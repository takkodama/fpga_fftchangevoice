==> flow/design.v <==
module snd_regctrl
  (
   input         CLK,
   input         RST_X,
   input         CIF_SNDSEL,
   input         CIF_REGREAD,
   input  [3:0]  CIF_REGWRITE,
   input  [3:0]  CIF_REGADR,
   input  [31:0] CIF_REGWDATA,
   output reg [31:0] SND_REGRDATA,
   output [ 1:0] REG_CMD,
   output [22:0] REG_VRAMADR,
   output [ 7:0] REG_VOLUME,
   output 		 REG_LOOP,
   output		 REG_DEM,
   output		 REG_MUTE,
   output [31:0] REG_STATUS,
   output [31:0] REG_MUSIC,
   output [31:0] REG_DELAY
   );
    reg [ 1:0] CMD;
    reg [22:0] VRAMADR;
    reg [ 7:0] VOLUME;
    reg		   LOOP;
    reg		   DEM;
    reg		   MUTE;
    reg [31:0] STATUS;
	reg	[31:0] MUSIC;
	reg	[31:0] DELAY;
	assign REG_CMD = CMD;
	assign REG_VRAMADR = VRAMADR;
	assign REG_VOLUME = VOLUME;
	assign REG_LOOP = LOOP;
	assign REG_DEM = DEM;
	assign REG_MUTE = MUTE;
	assign REG_STATUS = STATUS;
	assign REG_MUSIC = MUSIC;
	assign REG_DELAY = DELAY;
	always @ (posedge CLK or negedge RST_X) begin
        if( !RST_X ) begin
			SND_REGRDATA <= 0;
		end
		else if(CIF_SNDSEL == 1 && CIF_REGREAD == 1) begin
			case( CIF_REGADR )
				4'h0 :
					SND_REGRDATA <= { 30'b0 , REG_CMD };
				4'h1 :
					SND_REGRDATA <= { 9'b0 , REG_VRAMADR};
				4'h2 :
					SND_REGRDATA <= { 24'b0 , REG_VOLUME};
				4'h3 :
					SND_REGRDATA <= { 31'b0 , REG_LOOP};
				4'h4 :
					SND_REGRDATA <= { 30'b0 , REG_DEM, REG_MUTE};
				4'h5 :
					SND_REGRDATA <= {REG_STATUS};
				4'h6 :
					SND_REGRDATA <= {REG_MUSIC};
				4'h7 :
					SND_REGRDATA <= {REG_DELAY};
			default :
				SND_REGRDATA <= 32'b0;
			endcase
		end
	end
	always @(posedge CLK or negedge RST_X) begin  
		if(!RST_X) begin
			CMD <= 2'b0;
		end
		else if(CIF_SNDSEL && CIF_REGWRITE != 4'h0) begin
			if(CIF_REGADR == 4'h0) begin
				if(CIF_REGWRITE[0]) begin
					CMD <= CIF_REGWDATA[1:0];
				end
			end
		end
	end
	always @(posedge CLK or negedge RST_X) begin  
		if(!RST_X) begin
			VRAMADR <= 23'b0;
		end
		else if(CIF_SNDSEL && CIF_REGWRITE != 4'h0) begin
			if(CIF_REGADR == 4'h1) begin
				if(CIF_REGWRITE[2] && CIF_REGWRITE[1] && CIF_REGWRITE[0])
					VRAMADR <= CIF_REGWDATA[22:0];
				else if(CIF_REGWRITE[2] && CIF_REGWRITE[1])
					VRAMADR[22:8] <= CIF_REGWDATA[22:8];
				else if(CIF_REGWRITE[1] && CIF_REGWRITE[0])
					VRAMADR[15:0] <= CIF_REGWDATA[15:0];
				else if(CIF_REGWRITE[2] && CIF_REGWRITE[0]) begin
					VRAMADR[22:16] <= CIF_REGWDATA[22:16];
					VRAMADR[7:0] <= CIF_REGWDATA[7:0];
					end
				else if(CIF_REGWRITE[2])
					VRAMADR[22:16] <= CIF_REGWDATA[22:16];
				else if(CIF_REGWRITE[1])
					VRAMADR[15:8] <= CIF_REGWDATA[15:8];
				else if(CIF_REGWRITE[0])
					VRAMADR[7:0] <= CIF_REGWDATA[7:0];
				end
		end
	end
	always @(posedge CLK or negedge RST_X) begin  
		if(!RST_X) begin
			VOLUME <= 8'b0;
		end
		else if(CIF_SNDSEL && CIF_REGWRITE != 4'h0) begin
			if(CIF_REGADR == 4'h2) begin
				if(CIF_REGWRITE[0]) begin
					VOLUME <= CIF_REGWDATA[7:0];
				end
			end
		end
	end
	always @(posedge CLK or negedge RST_X) begin  
		if(!RST_X) begin
			LOOP <= 1'b0;
		end
		else if(CIF_SNDSEL && CIF_REGWRITE != 4'h0) begin
			if(CIF_REGADR == 4'h3) begin
				if(CIF_REGWRITE[0]) begin
					LOOP <= CIF_REGWDATA[0];
				end
			end
		end
	end
	always @(posedge CLK or negedge RST_X) begin  
		if(!RST_X) begin
			DEM <= 1'b0;
		end
		else if(CIF_SNDSEL && CIF_REGWRITE != 4'h0) begin
			if(CIF_REGADR == 4'h4) begin
				if(CIF_REGWRITE[0]) begin
					DEM <= CIF_REGWDATA[1];
				end
			end
		end
	end
	always @(posedge CLK or negedge RST_X) begin  
		if(!RST_X) begin
			MUTE <= 1'b0;
		end
		else if(CIF_SNDSEL && CIF_REGWRITE != 4'h0) begin
			if(CIF_REGADR == 4'h4) begin
				if(CIF_REGWRITE[0]) begin
					MUTE <= CIF_REGWDATA[0];
				end
			end
		end
	end
	always @(posedge CLK or negedge RST_X) begin  
		if(!RST_X) begin
			STATUS <= 32'b0;
		end
		else if(CIF_SNDSEL && CIF_REGWRITE != 4'h0) begin
			if(CIF_REGADR == 4'h5) begin
				if(CIF_REGWRITE[3] & CIF_REGWRITE[2] && CIF_REGWRITE[1] && CIF_REGWRITE[0])
					STATUS <= CIF_REGWDATA[31:0];
				else if(CIF_REGWRITE[3] && CIF_REGWRITE[2] && CIF_REGWRITE[1]) begin
					STATUS[31:24] <= CIF_REGWDATA[31:24];
					STATUS[23:16] <= CIF_REGWDATA[23:16];
					STATUS[15:8] <= CIF_REGWDATA[15:8];
					end
				else if(CIF_REGWRITE[2] && CIF_REGWRITE[1] && CIF_REGWRITE[0]) begin
					STATUS[23:16] <= CIF_REGWDATA[23:16];
					STATUS[15:8] <= CIF_REGWDATA[15:8];
					STATUS[7:0] <= CIF_REGWDATA[7:0];
					end
				else if(CIF_REGWRITE[3] && CIF_REGWRITE[2] && CIF_REGWRITE[0]) begin
					STATUS[31:24] <= CIF_REGWDATA[31:24];
					STATUS[23:16] <= CIF_REGWDATA[23:16];
					STATUS[7:0] <= CIF_REGWDATA[7:0];
					end
				else if(CIF_REGWRITE[3] && CIF_REGWRITE[1] && CIF_REGWRITE[0]) begin
					STATUS[31:24] <= CIF_REGWDATA[31:24];
					STATUS[15:8] <= CIF_REGWDATA[15:8];
					STATUS[7:0] <= CIF_REGWDATA[7:0];
					end
				else if(CIF_REGWRITE[1] && CIF_REGWRITE[0]) begin
					STATUS[15:8] <= CIF_REGWDATA[15:8];
					STATUS[7:0] <= CIF_REGWDATA[7:0];
					end
				else if(CIF_REGWRITE[2] && CIF_REGWRITE[0])	begin
					STATUS[23:16] <= CIF_REGWDATA[23:16];
					STATUS[7:0] <= CIF_REGWDATA[7:0];
					end
				else if(CIF_REGWRITE[2] && CIF_REGWRITE[1])	begin
					STATUS[23:16] <= CIF_REGWDATA[23:16];
					STATUS[15:8] <= CIF_REGWDATA[15:8];
					end
				else if(CIF_REGWRITE[3] && CIF_REGWRITE[0])	begin
					STATUS[31:24] <= CIF_REGWDATA[31:24];
					STATUS[7:0] <= CIF_REGWDATA[7:0];
					end
				else if(CIF_REGWRITE[3] && CIF_REGWRITE[1])	begin
					STATUS[31:24] <= CIF_REGWDATA[31:24];
					STATUS[15:8] <= CIF_REGWDATA[15:8];
					end
				else if(CIF_REGWRITE[3] && CIF_REGWRITE[2])	begin
					STATUS[31:24] <= CIF_REGWDATA[31:24];
					STATUS[23:16] <= CIF_REGWDATA[23:16];
					end
				else if(CIF_REGWRITE[3])
					STATUS[31:24] <= CIF_REGWDATA[31:24];
				else if(CIF_REGWRITE[2])
					STATUS[23:16] <= CIF_REGWDATA[23:16];
				else if(CIF_REGWRITE[1])
					STATUS[15:8] <= CIF_REGWDATA[15:8];
				else if(CIF_REGWRITE[0])
					STATUS[7:0] <= CIF_REGWDATA[7:0];
				end
		end
	end
	always @(posedge CLK or negedge RST_X) begin  
		if(!RST_X) begin
			MUSIC <= 32'b0;
		end
		else if(CIF_SNDSEL && CIF_REGWRITE != 4'h0) begin
			if(CIF_REGADR == 4'h6) begin
				if(CIF_REGWRITE[3] & CIF_REGWRITE[2] && CIF_REGWRITE[1] && CIF_REGWRITE[0])
					MUSIC <= CIF_REGWDATA[31:0];
				else if(CIF_REGWRITE[3] && CIF_REGWRITE[2] && CIF_REGWRITE[1]) begin
					MUSIC[31:24] <= CIF_REGWDATA[31:24];
					MUSIC[23:16] <= CIF_REGWDATA[23:16];
					MUSIC[15:8] <= CIF_REGWDATA[15:8];
					end
				else if(CIF_REGWRITE[2] && CIF_REGWRITE[1] && CIF_REGWRITE[0]) begin
					MUSIC[23:16] <= CIF_REGWDATA[23:16];
					MUSIC[15:8] <= CIF_REGWDATA[15:8];
					MUSIC[7:0] <= CIF_REGWDATA[7:0];
					end
				else if(CIF_REGWRITE[3] && CIF_REGWRITE[2] && CIF_REGWRITE[0]) begin
					MUSIC[31:24] <= CIF_REGWDATA[31:24];
					MUSIC[23:16] <= CIF_REGWDATA[23:16];
					MUSIC[7:0] <= CIF_REGWDATA[7:0];
					end
				else if(CIF_REGWRITE[3] && CIF_REGWRITE[1] && CIF_REGWRITE[0]) begin
					MUSIC[31:24] <= CIF_REGWDATA[31:24];
					MUSIC[15:8] <= CIF_REGWDATA[15:8];
					MUSIC[7:0] <= CIF_REGWDATA[7:0];
					end
				else if(CIF_REGWRITE[1] && CIF_REGWRITE[0]) begin
					MUSIC[15:8] <= CIF_REGWDATA[15:8];
					MUSIC[7:0] <= CIF_REGWDATA[7:0];
					end
				else if(CIF_REGWRITE[2] && CIF_REGWRITE[0])	begin
					MUSIC[23:16] <= CIF_REGWDATA[23:16];
					MUSIC[7:0] <= CIF_REGWDATA[7:0];
					end
				else if(CIF_REGWRITE[2] && CIF_REGWRITE[1])	begin
					MUSIC[23:16] <= CIF_REGWDATA[23:16];
					MUSIC[15:8] <= CIF_REGWDATA[15:8];
					end
				else if(CIF_REGWRITE[3] && CIF_REGWRITE[0])	begin
					MUSIC[31:24] <= CIF_REGWDATA[31:24];
					MUSIC[7:0] <= CIF_REGWDATA[7:0];
					end
				else if(CIF_REGWRITE[3] && CIF_REGWRITE[1])	begin
					MUSIC[31:24] <= CIF_REGWDATA[31:24];
					MUSIC[15:8] <= CIF_REGWDATA[15:8];
					end
				else if(CIF_REGWRITE[3] && CIF_REGWRITE[2])	begin
					MUSIC[31:24] <= CIF_REGWDATA[31:24];
					MUSIC[23:16] <= CIF_REGWDATA[23:16];
					end
				else if(CIF_REGWRITE[3])
					MUSIC[31:24] <= CIF_REGWDATA[31:24];
				else if(CIF_REGWRITE[2])
					MUSIC[23:16] <= CIF_REGWDATA[23:16];
				else if(CIF_REGWRITE[1])
					MUSIC[15:8] <= CIF_REGWDATA[15:8];
				else if(CIF_REGWRITE[0])
					MUSIC[7:0] <= CIF_REGWDATA[7:0];
				end
		end
	end
	always @(posedge CLK or negedge RST_X) begin  
		if(!RST_X) begin
			DELAY <= 32'b0;
		end
		else if(CIF_SNDSEL && CIF_REGWRITE != 4'h0) begin
			if(CIF_REGADR == 4'h7) begin
				if(CIF_REGWRITE[3] & CIF_REGWRITE[2] && CIF_REGWRITE[1] && CIF_REGWRITE[0])
					DELAY <= CIF_REGWDATA[31:0];
				else if(CIF_REGWRITE[3] && CIF_REGWRITE[2] && CIF_REGWRITE[1]) begin
					DELAY[31:24] <= CIF_REGWDATA[31:24];
					DELAY[23:16] <= CIF_REGWDATA[23:16];
					DELAY[15:8] <= CIF_REGWDATA[15:8];
					end
				else if(CIF_REGWRITE[2] && CIF_REGWRITE[1] && CIF_REGWRITE[0]) begin
					DELAY[23:16] <= CIF_REGWDATA[23:16];
					DELAY[15:8] <= CIF_REGWDATA[15:8];
					DELAY[7:0] <= CIF_REGWDATA[7:0];
					end
				else if(CIF_REGWRITE[3] && CIF_REGWRITE[2] && CIF_REGWRITE[0]) begin
					DELAY[31:24] <= CIF_REGWDATA[31:24];
					DELAY[23:16] <= CIF_REGWDATA[23:16];
					DELAY[7:0] <= CIF_REGWDATA[7:0];
					end
				else if(CIF_REGWRITE[3] && CIF_REGWRITE[1] && CIF_REGWRITE[0]) begin
					DELAY[31:24] <= CIF_REGWDATA[31:24];
					DELAY[15:8] <= CIF_REGWDATA[15:8];
					DELAY[7:0] <= CIF_REGWDATA[7:0];
					end
				else if(CIF_REGWRITE[1] && CIF_REGWRITE[0]) begin
					DELAY[15:8] <= CIF_REGWDATA[15:8];
					DELAY[7:0] <= CIF_REGWDATA[7:0];
					end
				else if(CIF_REGWRITE[2] && CIF_REGWRITE[0])	begin
					DELAY[23:16] <= CIF_REGWDATA[23:16];
					DELAY[7:0] <= CIF_REGWDATA[7:0];
					end
				else if(CIF_REGWRITE[2] && CIF_REGWRITE[1])	begin
					DELAY[23:16] <= CIF_REGWDATA[23:16];
					DELAY[15:8] <= CIF_REGWDATA[15:8];
					end
				else if(CIF_REGWRITE[3] && CIF_REGWRITE[0])	begin
					DELAY[31:24] <= CIF_REGWDATA[31:24];
					DELAY[7:0] <= CIF_REGWDATA[7:0];
					end
				else if(CIF_REGWRITE[3] && CIF_REGWRITE[1])	begin
					DELAY[31:24] <= CIF_REGWDATA[31:24];
					DELAY[15:8] <= CIF_REGWDATA[15:8];
					end
				else if(CIF_REGWRITE[3] && CIF_REGWRITE[2])	begin
					DELAY[31:24] <= CIF_REGWDATA[31:24];
					DELAY[23:16] <= CIF_REGWDATA[23:16];
					end
				else if(CIF_REGWRITE[3])
					DELAY[31:24] <= CIF_REGWDATA[31:24];
				else if(CIF_REGWRITE[2])
					DELAY[23:16] <= CIF_REGWDATA[23:16];
				else if(CIF_REGWRITE[1])
					DELAY[15:8] <= CIF_REGWDATA[15:8];
				else if(CIF_REGWRITE[0])
					DELAY[7:0] <= CIF_REGWDATA[7:0];
				end
		end
	end
endmodule
# Reports on snd_regctrl

Tool output for the design above, in the order of the flow.
Lines are those of the file above, counted from 1.
Not given: --

Top module: snd_regctrl
Clock input: CLK
Standard-cell library: sky130hd
Corner: tt_025C_1v80

# Word-level counts

Source: Yosys, flattened and elaborated, memories not mapped. Widths are those after wreduce. Registers that Yosys merges into a memory's read port (data or address) are not register bits. Print and check cells do not count. Equal cells are merged and count once.

Cells after elaboration: 167
Input bits: 44
Output and inout port bits: 164
Register bits: 164

Mux-type cells: 68
Bitwise operators: 1
Equal/unequal tests: 35
Reductions and logical operators: 42

Operators with widths:

| cell                                           | number |
| 2-to-1 mux 8 bit                               | 62 |
| parallel mux 32 bit (select 8 bit)             | 1 |
| inequality test 8 x 1 -> 1 bit with constant B | 6 |
| 2-to-1 mux 7 bit                               | 5 |
| nonzero test 8 bit                             | 4 |
| AND reduction 10 bit                           | 3 |
| inequality test 7 bit with constant B          | 4 |
| AND reduction 9 bit                            | 3 |
| inequality test 5 bit with constant B          | 5 |
| inequality test 8 bit with constant B          | 3 |
| AND reduction 8 bit                            | 3 |
| AND reduction 7 bit                            | 3 |
| == test 4 x 3 -> 1 bit with constant B         | 4 |
| nonzero test 4 bit                             | 4 |
| logical AND 1 bit                              | 14 |
| AND reduction 3 bit                            | 4 |
| inequality test 4 x 1 -> 1 bit with constant B | 3 |
| == test 4 x 2 -> 1 bit with constant B         | 2 |
| inequality test 6 bit with constant B          | 1 |
| AND reduction 6 bit                            | 1 |
| AND reduction 5 bit                            | 1 |
| inequality test 2 bit with constant B          | 2 |
| == test 4 x 1 -> 1 bit with constant B         | 1 |
| inequality test 4 x 3 -> 1 bit with constant B | 1 |
| inequality test 4 bit with constant B          | 1 |
| zero test 4 bit                                | 1 |
| AND reduction 4 bit                            | 1 |
| inequality test 3 x 2 -> 1 bit with constant B | 1 |

Other operator kinds: 2; their cells: 2.

# Longest topological paths

Depth = most cells in a row (Yosys ltp): at word level without a register or memory, in the mapped netlist without a sequential cell, where the memories' decode and read muxes count.

Word-level depth: 15
ABC_AREA: 0
Mapped depth: 6

# After synthesis

The flow's flattened synthesis, as Yosys stat reports it; memories are mapped. The netlist is that of the ABC_AREA named above (0 if unset); the other value can give another one.

Standard cells after synthesis: 524
Synthesis area: 0.0071606 sq mm
Buffer cells: 22
Flip-flop cells: 164

Cells by type:

| cell                      | number | total area (sq um) |
| sky130_fd_sc_hd__dfrtp_1  | 164    | 4.1E+03 |
| sky130_fd_sc_hd__mux2_2   | 142    | 1.6E+03 |
| sky130_fd_sc_hd__mux2i_1  | 25     | 250.24 |
| sky130_fd_sc_hd__a22o_1   | 18     | 157.651 |
| sky130_fd_sc_hd__nand2_1  | 32     | 120.115 |
| sky130_fd_sc_hd__a22oi_1  | 15     | 112.608 |
| sky130_fd_sc_hd__a221o_1  | 9      | 90.086 |
| sky130_fd_sc_hd__o21ai_0  | 18     | 90.086 |
| sky130_fd_sc_hd__nor2_1   | 20     | 75.072 |
| sky130_fd_sc_hd__nor2_4   | 6      | 67.565 |
| sky130_fd_sc_hd__o22ai_1  | 9      | 56.304 |
| sky130_fd_sc_hd__buf_2    | 9      | 45.043 |
| sky130_fd_sc_hd__mux4_2   | 2      | 45.043 |
| sky130_fd_sc_hd__nor4_4   | 2      | 42.541 |
| sky130_fd_sc_hd__nand3_1  | 8      | 40.038 |
| sky130_fd_sc_hd__clkbuf_1 | 10     | 37.536 |
| sky130_fd_sc_hd__nor2_2   | 6      | 37.536 |
| sky130_fd_sc_hd__a21oi_1  | 7      | 35.034 |

Other cell types: 14; their cells: 22.

# Path before layout

Path of least setup slack by OpenSTA after synthesis, without wires, with an ideal clock, recovery checks aside; 20% of the period is set as input and as output delay. Where synthesis merged equal registers, the netlist keeps one of their names.

Path type: in2reg
From: input CIF_REGADR[3]
To: register MUSIC[0]
Buffers on the path: 1
Path delay: 1.348 ns
Data arrival time: 1.615 ns
Time at the first pin: 0.392 ns
Stages on the path: 5
Data required time: 1.835 ns
Clock period: 1.96 ns
Path slack: 0.220 ns
Synthesis period reached: 1.74 ns

"path delay" = arrival - input delay + setup time.
"stages on the path": output pins that drive a net of the path, with the launching flip-flop's if there is one; two outputs of one cell count as two.
"synthesis period reached" is the clock period less the worst setup slack; recovery checks do not enter. This is arithmetic on one report: input and output delays are still those of the set period (20% each).
The rows between start and end are the longest chain of elaborated cells between them; the timing report does not say that the signal goes this way. Where chains are equally long, one stands for them.
A line is the first line of the expression or statement that the cell stems from. Yosys adds cells for indexed reads and writes and turns some case tables into memories.
A register here has more assigning lines than the two given.

Path through: sky130_fd_sc_hd__buf_2 sky130_fd_sc_hd__nor2b_4 sky130_fd_sc_hd__nand3_1 sky130_fd_sc_hd__nor2_2 sky130_fd_sc_hd__mux2_2
Cells in the longest elaborated chain: 2
Elaborated cells on any way between the ends: 2
Those cells by class: eq/ne: 1; reduce/logical: 1

Ends and longest elaborated chain, after synthesis:

| what                   | RTL line | source |
| start, declared        | 8        | `input  [3:0]  CIF_REGADR,` |
| == test 4 x 3 -> 1 bit | 219      | `if(CIF_REGADR == 4'h6) begin` |
| AND reduction 10 bit   | --       |  |
| end, assigned          | 221      | `MUSIC <= CIF_REGWDATA[31:0];` |
| end, assigned          | 230      | `MUSIC[7:0] <= CIF_REGWDATA[7:0];` |
| end, declared          | 28       | `reg [31:0] MUSIC;` |

# Path in the finished layout

Path of least setup slack in the final report of entry A (OpenROAD, finished layout, wires in). Where an end is a register, its clock arrival counts in the times.

Path type: reg2out
From: register DELAY[23]
To: output REG_DELAY[23]
Stages on the path: 2
Data arrival time: 1.40 ns
Time at the first pin: 0.44 ns
Buffers on the path: 1
Data required time: 1.67 ns
Path slack: 0.27 ns
Clock period: 2.09 ns

A register here has more assigning lines than the two given.

Path through: sky130_fd_sc_hd__dfrtp_1 sky130_fd_sc_hd__clkdlybuf4s50_1
Cells in the longest elaborated chain: 0
Elaborated cells on any way between the ends: 0
RTL lines with such cells: 0

Ends and longest elaborated chain, after layout:

| what            | RTL line | source |
| start, declared | 29       | `reg [31:0] DELAY;` |
| start, assigned | 284      | `DELAY <= CIF_REGWDATA[31:0];` |
| start, assigned | 287      | `DELAY[23:16] <= CIF_REGWDATA[23:16];` |
| end, declared   | 19       | `output [31:0] REG_DELAY` |

Hand-over note for snd_regctrl

Measured data: module snd_regctrl, platform sky130hd, 2 stored runs of the flow under differing settings, order arbitrary. Input and output delays are each 20% of the period that was set; the output load is 0.01 pF.
"reached clock period" is the run's clock period less its worst setup slack. It is reckoned from that one timing run; input and output delays stay at 20% of the period that was set.
"worst setup path time" = time allowed to the worst setup path (clock period - input delay - output delay, where it has them) - its slack; a late launch clock adds to it, a late capture clock takes from it.
"total power after layout" is the tool's figure for a default switching activity; nothing was simulated.

## Entry A

==> flow/run.sh <==
#!/bin/bash
# the make line also repeats the synthesis and layout settings of config.mk as NAME=value (left out here)
make -C /OpenROAD-flow-scripts/flow DESIGN_CONFIG=/design/flow/config.mk WORK_HOME=/design/flow/orfs CLKGATE_MAP_FILE= finish
==> flow/config.mk <==
export PLATFORM = sky130hd
export DESIGN_NAME = snd_regctrl
export DESIGN_NICKNAME = snd_regctrl
export VERILOG_FILES = /design/flow/design.v
export SDC_FILE = /design/flow/constraint.sdc
export NUM_CORES = 4
export LEC_CHECK = 0
export CAP_MARGIN = 30
export CORE_ASPECT_RATIO = 1.55
export CORE_MARGIN = 2
export CORE_UTILIZATION = 21
export CTS_CLUSTER_SIZE = 21
export HOLD_SLACK_MARGIN = 0.04
export PLACE_DENSITY = 0.39
export SETUP_SLACK_MARGIN = 0.27
export SLEW_MARGIN = 20
export TNS_END_PERCENT = 30
==> flow/constraint.sdc <==
create_clock -name core_clock -period 2.09 [get_ports {CLK}]
set_input_delay 0.4180 -clock core_clock [delete_from_list [all_inputs] [get_ports {CLK}]]
set_output_delay 0.4180 -clock core_clock [all_outputs]
set_load 0.01 [all_outputs]

| result of entry A | value |
|---|---|
| smallest setup slack | 0.271 ns |
| overall die area | 0.0356269 sq mm |
| reached clock period | 1.819 ns |
| standard-cell area after routing | 0.0109342 sq mm |
| setup TNS | 0.000 ns |
| worst setup path time | 1.40 ns |
| critical path type | reg2out |
| synthesized cell area | 0.0071606 sq mm |
| utilization | 32.4% |
| total power after layout | 10,084 uW |

## Entry B

==> flow/run.sh <==
#!/bin/bash
# the make line also repeats the synthesis and layout settings of config.mk as NAME=value (left out here)
make -C /OpenROAD-flow-scripts/flow DESIGN_CONFIG=/design/flow/config.mk WORK_HOME=/design/flow/orfs CLKGATE_MAP_FILE= finish
==> flow/config.mk <==
export PLATFORM = sky130hd
export DESIGN_NAME = snd_regctrl
export DESIGN_NICKNAME = snd_regctrl
export VERILOG_FILES = /design/flow/design.v
export SDC_FILE = /design/flow/constraint.sdc
export NUM_CORES = 4
export LEC_CHECK = 0
export ABC_AREA = 1
export CAP_MARGIN = 20
export CELL_PAD_IN_SITES_DETAIL_PLACEMENT = 2
export CORE_MARGIN = 4
export CORE_UTILIZATION = 22
export CTS_CLUSTER_DIAMETER = 334
export GPL_ROUTABILITY_DRIVEN = 1
export GPL_TIMING_DRIVEN = 1
export PLACE_DENSITY_LB_ADDON = 0.3
export SETUP_SLACK_MARGIN = 0.08
export SLEW_MARGIN = 0
==> flow/constraint.sdc <==
create_clock -name core_clock -period 3.38 [get_ports {CLK}]
set_input_delay 0.6760 -clock core_clock [delete_from_list [all_inputs] [get_ports {CLK}]]
set_output_delay 0.6760 -clock core_clock [all_outputs]
set_load 0.01 [all_outputs]

| result of entry B | value |
|---|---|
| smallest setup slack | 0.836 ns |
| overall die area | 0.0364657 sq mm |
| reached clock period | 2.544 ns |
| standard-cell area after routing | 0.0105676 sq mm |
| setup TNS | 0.000 ns |
| worst setup path time | 1.87 ns |
| critical path type | in2reg |
| synthesized cell area | 0.0073646 sq mm |
| utilization | 32.2% |
| total power after layout | 6,100 uW |

End of note.
